==> flow/design.v <==
`default_nettype none
module mc14500(
	input X2,
	input RST,
	input [3:0] I,
	output X1,
	inout DATA,
	output WRITE,
	output RR,
	output JMP,
	output RTN,
	output FLAG_O,
	output FLAG_F
);
reg RR_l;
reg IEN_l;
reg OEN_l;
reg [3:0] instr;
reg skip;
reg data_out;
wire g_2_1 = ~( instr[3] |  instr[2]);
wire g_2_2 = ~( instr[3] | ~instr[2]);
wire g_2_3 = ~(~instr[3] |  instr[2]);
wire g_2_4 = ~(~instr[3] | ~instr[2]);
wire g_1_1 = ~( instr[1] |  instr[0]);
wire g_1_2 = ~( instr[1] | ~instr[0]);
wire g_1_3 = ~(~instr[1] |  instr[0]);
wire g_1_4 = ~(~instr[1] | ~instr[0]);
wire NOPO_i = ~(g_2_1 & g_1_1);
wire ANDC_i = ~(g_2_2 & g_1_1);
wire XNOR_i = ~(g_2_2 & g_1_4);
wire IEN_i  = ~(g_2_3 & g_1_3);
wire OEN_i  = ~(g_2_3 & g_1_4);
wire JMP_i  = ~(g_2_4 & g_1_1);
wire RTN_i  = ~(g_2_4 & g_1_2);
wire SKZ_i  = ~(g_2_4 & g_1_3);
wire NOPF_i = ~(g_2_4 & g_1_4);
wire LDC_ORC   = g_1_3;
wire OR_ORC    = ~(g_1_1 | g_1_4) & g_2_2;
wire LD_OR     = g_1_2;
wire AND_XNOR  = g_1_4;
wire update_rr = ~(g_2_3 | g_2_4) & NOPO_i;
wire data = DATA & IEN_l;
wire LU_out = ((((~ANDC_i & RR_l) | (~XNOR_i & ~RR_l) | LDC_ORC) & ~data) |
				(OR_ORC & RR_l) |
				((LD_OR ^ (AND_XNOR & RR_l)) & data)
				);
assign FLAG_O = ~(NOPO_i | skip);
assign FLAG_F = ~NOPF_i;
assign JMP    = ~JMP_i;
assign RTN    = ~RTN_i;
assign RR     = RR_l;
wire   WE     = ~(~g_2_3 | ~(g_1_1 | g_1_2));
assign WRITE  = WE & X2 & OEN_l;
assign X1     = X2;
assign DATA = WE ? data_out : 1'bz;
always @(posedge X2) begin
	skip  <= ~(SKZ_i | RR_l) | RST;
	RR_l  <= (update_rr ? LU_out : RR_l) & ~RST;
	IEN_l <= IEN_i ? IEN_l : DATA;
	OEN_l <= OEN_i ? OEN_l : DATA;
	data_out <= (g_1_1 ? RR_l : ~RR_l) & OEN_l;
end
always @(negedge X2) begin
	instr <= I & {4{~skip}};
end
endmodule
# Tool chain data of mc14500
# The steps from the RTL of mc14500 to its reports follow in flow order.
# Line numbers count from 1 in the design file above.
# Operators: Yosys type, input widths -> output width; for muxes data width and select width s.
# Cell names lack the library's common part.
# Not given: -
[design] design="mc14500" clk_port="X2" lib="sky130hd" lib_corner="tt_025C_1v80"

# Elaborated design
# Source: Yosys, flattened and elaborated, memories not mapped. Widths are those after wreduce; folded enables and synchronous resets count as part of the registers. Registers that Yosys merges into a memory's read port (data or address) are not register bits. Print and check cells do not count. Equal cells are merged and count once.
[classes] logic=67 muxes=3
[op_table] operator="$not 1->1" count=24
[op_table] operator="$and 1x1->1" count=22
[op_table] operator="$or 1x1->1" count=19
[op_table] operator="$and 4x4->4" count=1
[op_table] operator="$mux 1" count=3
[op_table] operator="$xor 1x1->1" count=1
[word_totals] wordCells=76 input_bits=6 register_bits=9 output_inout_bits=8

# Logic depth
# Longest topological path by Yosys (ltp), each cell counted once; first at word level (registers and memories cut), then after technology mapping (sequential cells cut; the memories' decode and read muxes count).
[logic_depth] ltp_word=14 abc_area=0 mapped_depth=6 depth_no_buf=6

# Netlist
# Source: synth_stat.txt of the flow (Yosys; design flattened, memories mapped). It holds for the ABC_AREA given above (unset counts as 0); a run with the other value may have another netlist.
[mapped] sequential_area_um2=200.2 yosys_area_um2=465.4 cell_count=46 flip_flops=9 buf_cells=2
[types] cell_type="dfxtp_1" count=7 type_area_um2=140.134
[types] cell_type="ha_1" count=5 type_area_um2=62.56
[types] cell_type="edfxtp_1" count=2 type_area_um2=60.058
[types] cell_type="and3_1" count=5 type_area_um2=31.28
[types] cell_type="nor2b_1" count=4 type_area_um2=25.024
[types] cell_type="inv_1" count=5 type_area_um2=18.768
[types] cell_type="a21oi_1" count=2 type_area_um2=10.01
[types] cell_type="a32o_1" count=1 type_area_um2=10.01
[types] cell_type="a41o_1" count=1 type_area_um2=10.01
[types] cell_type="mux2i_1" count=1 type_area_um2=10.01
[types] cell_type="a311oi_1" count=1 type_area_um2=8.758
[types] cell_type="nor4b_1" count=1 type_area_um2=8.758
[types] cell_type="xnor2_1" count=1 type_area_um2=8.758
[types] cell_type="xor2_1" count=1 type_area_um2=8.758
[types] cell_type="buf_4" count=1 type_area_um2=7.507
[types] cell_type="nor3b_1" count=1 type_area_um2=7.507
[types] cell_type="o211ai_1" count=1 type_area_um2=7.507
[types] cell_type="and2_1" count=1 type_area_um2=6.256
# Not listed: further types 5, cells in them 5.

Memo
Re: implementation data of mc14500

mc14500 through Yosys and OpenROAD on sky130hd: 2 stored runs, unordered, with their settings. The constraints put input and output delay at 20% of the set period each and load the outputs with 0.01 pF.

[flow] flow run 1: files
==> flow/run.sh <==
#!/bin/bash
# the make line also repeats the synthesis and layout settings of config.mk as NAME=value (left out here)
make -C /OpenROAD-flow-scripts/flow DESIGN_CONFIG=/design/flow/config.mk WORK_HOME=/design/flow/orfs CLKGATE_MAP_FILE= finish
==> flow/config.mk <==
export PLATFORM = sky130hd
export DESIGN_NAME = mc14500
export DESIGN_NICKNAME = mc14500
export VERILOG_FILES = /design/flow/design.v
export SDC_FILE = /design/flow/constraint.sdc
export NUM_CORES = 4
export LEC_CHECK = 0
export CAP_MARGIN = 20
export CELL_PAD_IN_SITES_DETAIL_PLACEMENT = 2
export CORE_MARGIN = 2
export CORE_UTILIZATION = 49
export CTS_CLUSTER_DIAMETER = 148
export CTS_CLUSTER_SIZE = 48
export GPL_ROUTABILITY_DRIVEN = 0
export MAX_ROUTING_LAYER = met5
export PLACE_DENSITY_LB_ADDON = 0.1
export SLEW_MARGIN = 20
==> flow/constraint.sdc <==
create_clock -name core_clock -period 2.77 [get_ports {X2}]
set_input_delay 0.5540 -clock core_clock [delete_from_list [all_inputs] [get_ports {X2}]]
set_output_delay 0.5540 -clock core_clock [all_outputs]
set_load 0.01 [all_outputs]

[flow] flow run 1: incomplete, placement halted on DPL-0033

[flow] flow run 2: files
==> flow/run.sh <==
#!/bin/bash
# the make line also repeats the synthesis and layout settings of config.mk as NAME=value (left out here)
make -C /OpenROAD-flow-scripts/flow DESIGN_CONFIG=/design/flow/config.mk WORK_HOME=/design/flow/orfs CLKGATE_MAP_FILE= finish
==> flow/config.mk <==
export PLATFORM = sky130hd
export DESIGN_NAME = mc14500
export DESIGN_NICKNAME = mc14500
export VERILOG_FILES = /design/flow/design.v
export SDC_FILE = /design/flow/constraint.sdc
export NUM_CORES = 4
export LEC_CHECK = 0
export CAP_MARGIN = 20
export CELL_PAD_IN_SITES_GLOBAL_PLACEMENT = 0
export CORE_MARGIN = 6
export CORE_UTILIZATION = 72
export CTS_CLUSTER_SIZE = 63
export GPL_ROUTABILITY_DRIVEN = 1
export MIN_ROUTING_LAYER = met2
export SETUP_SLACK_MARGIN = 0.88
export SLEW_MARGIN = 20
export TNS_END_PERCENT = 85
==> flow/constraint.sdc <==
create_clock -name core_clock -period 5.37 [get_ports {X2}]
set_input_delay 1.0740 -clock core_clock [delete_from_list [all_inputs] [get_ports {X2}]]
set_output_delay 1.0740 -clock core_clock [all_outputs]
set_load 0.01 [all_outputs]

[flow] flow run 2: incomplete, floorplanning halted on PDN-0185
