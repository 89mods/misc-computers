==> flow/design.v <==
module hc259 (
	input D,
	input [2:0] A,
	input Eb,
	input CLRb,
	output [7:0] Q
);
reg data [7:0];
assign Q = {data[7], data[6], data[5], data[4], data[3], data[2], data[1], data[0]};
always @(negedge CLRb or negedge Eb) begin
	if(!CLRb) begin
		data[0] <= 1'b0;
		data[1] <= 1'b0;
		data[2] <= 1'b0;
		data[3] <= 1'b0;
		data[4] <= 1'b0;
		data[5] <= 1'b0;
		data[6] <= 1'b0;
		data[7] <= 1'b0;
	end else begin
		data[A] <= D;
	end
end
endmodule
## Step by step through the tools: hc259

The steps from the RTL of hc259 to its reports follow in flow order.
Line numbers count from 1 in the design file above.
Operators: Yosys type, input widths -> output width; for muxes data width and select width s.
Library cell names are shortened.
Not given: --

| inputs | value |
|---|---|
| design top | hc259 |
| clock | Eb |
| library | sky130hd |
| library corner | tt_025C_1v80 |

## Word-level counts

Counts by Yosys on the flattened word-level netlist (proc, flatten, opt, wreduce). Print and check cells are left out. Cells with the same type and inputs are merged into one.

| bit counts | value |
|---|---|
| bits in writable memories | 0 |
| input bits | 6 |
| latch bits | 0 |
| memory cells | 0 |
| output and inout bits | 8 |
| elaborated cells | 16 |
| bits in read-only memories | 0 |
| word width x clocked read ports | 0 |
| flip-flop bits (word level) | 8 |

| operators by class | value |
|---|---|
| eq/ne operators | 7 |
| reduce/logical cells | 1 |
| shifts and indexed selects | 0 |
| $add $sub $neg | 0 |
| bitwise operators | 0 |
| magnitude comparators | 0 |
| muxes and demuxes | 0 |
| multipliers | 0 |
| div/mod/pow operators | 0 |

Operators by type and width:

| kind | number |
|---|---|
| $eq 3x3->1 const B | 4 |
| $eq 3x2->1 const B | 2 |
| $eq 3x1->1 const B | 1 |
| $logic_not 3->1 | 1 |

## Longest topological paths

Yosys ltp: most cells in a row. Word level: on the elaborated netlist, between registers, memories and ports. Mapped: between sequential cells and ports; inverters and the memories' decode and read muxes count.

| logic depth | value |
|---|---|
| depth in word-level cells | 1 |
| ABC_AREA | 0 |
| mapped depth | 2 |
| gate-level depth less buffers | 2 |

## Synthesis result

Source: synth_stat.txt of the flow (Yosys; design flattened, memories mapped). It holds for the ABC_AREA given above (unset counts as 0); a run with the other value may have another netlist.

| mapped netlist | value |
|---|---|
| cells in the netlist | 32 |
| buffer cells | 8 |
| mapped flip-flops | 8 |
| synthesis area | 405.4 µm² |
| area of sequential cells | 200.2 µm² |

Cells by type:

| cell | number | area in all (µm²) |
|---|---|---|
| dfrtn_1 | 8 | 200.192 |
| mux2_2 | 8 | 90.086 |
| buf_4 | 8 | 60.058 |
| nand3b_1 | 3 | 22.522 |
| nor3b_1 | 3 | 22.522 |
| nand3_1 | 1 | 5.005 |
| nor3_1 | 1 | 5.005 |

Ticket comment

Flow measurements of hc259 on sky130hd: 2 stored runs with different settings, listed in no order. Input and output delays are each 20% of the period that was set; the output load is 0.01 pF.

#### Run 1

| setting | value |
|---|---|
| period_ns | `2.54` |
| CORE_UTILIZATION | `27` |
| PLACE_DENSITY_LB_ADDON | `0.05` |
| CELL_PAD_IN_SITES_DETAIL_PLACEMENT | `2` |
| CTS_CLUSTER_SIZE | `67` |
| CTS_CLUSTER_DIAMETER | `192` |
| MIN_ROUTING_LAYER | `met2` |
| MAX_ROUTING_LAYER | `met4` |
| CAP_MARGIN | `20` |
| CORE_MARGIN | `2` |
| SLEW_MARGIN | `20` |

| result | value |
|---|---|
| setup slack of the worst path | -0.043 ns |
| area of the die | 1827.6 µm² |
| post-layout utilization | 40.2 % |
| standard-cell area after layout | 543.0 µm² |
| chip area after synthesis (Yosys) | 405.4 µm² |
| worst hold slack after layout | 0.455 ns |

#### Run 2

| setting | value |
|---|---|
| period_ns | `2.64` |
| SETUP_SLACK_MARGIN | `-0.05` |
| CAP_MARGIN | `20` |
| CORE_MARGIN | `2` |
| CORE_UTILIZATION | `40` |
| SLEW_MARGIN | `20` |

| result | value |
|---|---|
| setup slack of the worst path | -0.014 ns |
| area of the die | 1284.2 µm² |
| post-layout utilization | 52.9 % |
| standard-cell area after layout | 495.5 µm² |
| chip area after synthesis (Yosys) | 405.4 µm² |
| worst hold slack after layout | 0.446 ns |
